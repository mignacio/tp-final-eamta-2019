==> flow/design.v <==
module register_file
  (
   out_rf_to_micro_data              ,
   out_soft_reset                    ,
   out_enables_module                ,
   in_log_capture_data               ,
   in_micro_to_rf_data               ,
   in_reset                          ,
   log_ram_run_from_micro            ,
   log_read_devices                  ,
   clock
   );
   parameter NBI_AWGN_DATA         = 5;
   parameter NBF_AWGN_DATA         = 11;
   parameter NB_GPIOS              = 32;
   parameter NB_ENABLE_TOTAL       = 2 + 2;
   parameter NB_BER_CTRL           = 1 + 2;
   parameter NB_MU                 = 4;
   parameter NB_BETA               = 4;
   parameter NB_BER_ERROR          = 64;
   parameter NB_GPIO_DATA          = 23;
   parameter NB_GPIO_ADDRESS       = 8;
   parameter NB_LOG_READ_DEVICES   = 11 + 1 + 1;
   localparam NB_AWGN_DATA    = NBI_AWGN_DATA + NBF_AWGN_DATA;
   output reg [NB_GPIOS            - 1 : 0] out_rf_to_micro_data ;
   output reg                               out_soft_reset       ;
   output reg [NB_ENABLE_TOTAL     - 1 : 0] out_enables_module   ;
   input [NB_GPIOS                 - 1 : 0] in_log_capture_data  ;
   input [NB_GPIOS                 - 1 : 0] in_micro_to_rf_data  ;
   input                                    in_reset             ;
   input                                    clock                ;
   output reg                               log_ram_run_from_micro;
   output reg [NB_LOG_READ_DEVICES - 1 : 0] log_read_devices;
   reg [NB_GPIOS - 1 : 0]               from_micro_data;
   wire [NB_GPIO_DATA - 1 : 0]          micro_data;
   wire                                 micro_reg_en;
   wire [NB_GPIO_ADDRESS - 1 : 0]       micro_dir;
   reg [NB_GPIO_ADDRESS - 1 : 0]        gpio_return_select;
   assign micro_data   = from_micro_data[22:0];
   assign micro_reg_en = from_micro_data[23];
   assign micro_dir    = from_micro_data[31:24];
   always @(posedge clock) begin:crossregs
	  from_micro_data  <= in_micro_to_rf_data;
   end
   always @(posedge clock) begin:regs
	    if(in_reset) begin
	       gpio_return_select                 <= {NB_GPIO_ADDRESS{1'd0}};
         out_soft_reset                     <= 1'd1;
         out_enables_module                 <= {NB_ENABLE_TOTAL{1'd0}};
         log_ram_run_from_micro             <= 1'd0;
         log_read_devices                   <= {NB_LOG_READ_DEVICES{1'b0}};
	  end
	  else begin
	     if(micro_reg_en) begin	
	        case(micro_dir)
		        8'd0  : gpio_return_select                 <= micro_data[NB_GPIO_ADDRESS-1:0]  ;
            8'd1  : out_soft_reset                     <= micro_data[0]    ;
            8'd2  : out_enables_module                 <= micro_data[NB_ENABLE_TOTAL-1:0]  ;
            8'd6  : log_ram_run_from_micro             <= micro_data[0];
            8'd7  : log_read_devices                   <= micro_data[NB_LOG_READ_DEVICES-1:0];
            default: gpio_return_select                <= micro_data[NB_GPIO_ADDRESS-1:0]  ;
	        endcase  
	     end
	  end  
   end  
   always @ (posedge clock) begin
      case(gpio_return_select)
	    8'd0    : out_rf_to_micro_data <= in_log_capture_data;
	    default : out_rf_to_micro_data <= in_log_capture_data;
      endcase  
   end  
endmodule  
# Reports on register_file
# The steps from the RTL of register_file to its reports follow in flow order.
# Lines are those of the file above, counted from 1.
# Operators carry their Yosys type and port widths (W data, S select, Z words).
# Cell names lack the library's common part.
# A cell with - has no value.
# inputs
top,register_file
clock,clock
cell_library,sky130hd
lib_corner,tt_025C_1v80

# Word-level counts
# Yosys after proc, flatten, opt, wreduce and memory -nomap, before mapping. Enables and synchronous resets that opt folds into registers are not counted as muxes. Memory bits, and registers merged into a memory's read port (data or address), are not among the register bits. Print and check cells are not counted. Equal cells are merged and count once.
# word_totals
ff_bits,83
input_bits,66
out_inout_bits,51
wordCells,14
# classes
n_eq,4
reduce_logical,4
# op_table
op,count
$eq A8 B3 Y1 const B,2
$reduce_and A2 Y1,4
$eq A8 B1 Y1 const B,1
$eq A8 B2 Y1 const B,1

# Logic depth
# Longest topological path by Yosys (ltp), each cell counted once; first at word level (registers and memories cut), then after technology mapping (sequential cells cut; the memories' decode and read muxes count).
# logic_depth
word_depth,2
ABC_AREA,0
ltp_mapped,5
ltp_nobuf,3

# Synthesis result
# Yosys stat after the flow's synthesis: flattened, memories mapped to cells. It holds for the ABC_AREA given above (unset counts as 0); a run with the other value may have another netlist.
# synth_totals
stdcells,139
yosys_area_um2,1969.4
seq_area_um2,1461.4
ff_cells,73
buf_cells,5
# by_type
cell_type,count,type_area_um2
dfxtp_1,73,1.46E+03
nand2b_1,31,193.936
mux2i_1,19,190.182
nor4_4,1,21.27
buf_12,1,20.019
buf_6,1,11.261
clkbuf_1,3,11.261
nand3_1,2,10.01
and3b_1,1,8.758
and4_1,1,8.758
nor2_1,2,7.507
nor3b_1,1,7.507
nand4_1,1,6.256
nor2b_1,1,6.256
nor3_1,1,5.005

# Worst setup path after synthesis
# Source: OpenSTA report_checks on the synthesized netlist (no wires, ideal clock, input and output delay 20% of the period each), path of least setup slack; recovery checks are left aside. Register names are those of the netlist, which keeps one name where synthesis merged equal registers.
# synth_timing
path_type,flip-flop to flip-flop
startpoint,reg from_micro_data[29]
endpoint,reg log_read_devices[10]
tclk_ns,1.57
setup_ns,0.072
t_first_pin_ns,0.000
t_arrival_ns,1.245
required_ns,1.498
path_slack_ns,0.253
delay_ns,1.317
path_stages,6
path_buffers,2
synth_period_reached_ns,1.317
# "delay_ns" = arrival - input delay + setup time.
# "path_stages" counts driving pins, that of a launching flip-flop among them; a cell with two outputs on the path counts twice.
# "synth_period_reached_ns" is the clock period less the worst setup slack; recovery checks do not enter. This is arithmetic on one report: input and output delays are still those of the set period (20% each).
# Between the ends stands the longest chain of elaborated cells between them, by number of cells; it is not shown to be the way that was timed. Of several equally long chains one is given.
# A line is the first line of the expression or statement that the cell stems from. Yosys adds cells for indexed reads and writes and turns some case tables into memories.
# synth_between
cell_sequence,dfxtp_1 > nor4_4 > and4_1 > buf_6 > buf_12 > mux2i_1
elab_chain_len,2
cone_cells,2
cone_lines,1
classes_between,eq/ne: 1; reduce/logical: 1
# synth_rtl
item,line,rtl
"start, declared",34,reg [NB_GPIOS - 1 : 0]               from_micro_data;
"start, assigned",43,from_micro_data <= in_micro_to_rf_data;
$eq A8 B3 Y1,55,case(micro_dir)
$reduce_and A2 Y1,-,
"end, assigned",51,log_read_devices                   <= {NB_LOG_READ_DEVICES{1'b0}};
"end, assigned",60,8'd7  : log_read_devices                   <= micro_data[NB_LOG_READ_DEVICES-1:0];
"end, declared",33,output reg [NB_LOG_READ_DEVICES - 1 : 0] log_read_devices;

# Settings of 2 stored flow runs for module register_file (sky130hd), not sorted in any way. The constraints put input and output delay at 20% of the set period each and load the outputs with 0.01 pF.
# A setting shown as . is not set for that run.
stored run,period_ns,CORE_UTILIZATION,SETUP_SLACK_MARGIN,PLACE_DENSITY_LB_ADDON,CORE_MARGIN,CELL_PAD_IN_SITES_GLOBAL_PLACEMENT,CELL_PAD_IN_SITES_DETAIL_PLACEMENT,CTS_CLUSTER_DIAMETER,CAP_MARGIN,MIN_ROUTING_LAYER,MAX_ROUTING_LAYER,SLEW_MARGIN,TNS_END_PERCENT,GPL_TIMING_DRIVEN,CTS_CLUSTER_SIZE
flow run 1,1.91,46,-0.05,0.01,2,0,2,98,10,met1,met4,20,.,.,.
flow run 2,1.13,50,.,0.18,2,2,2,.,20,.,.,0,20,1,27
# Flow run 1: did not finish, placement stopped with DPL-0033
# Flow run 2: did not finish, placement stopped with FLW-0024
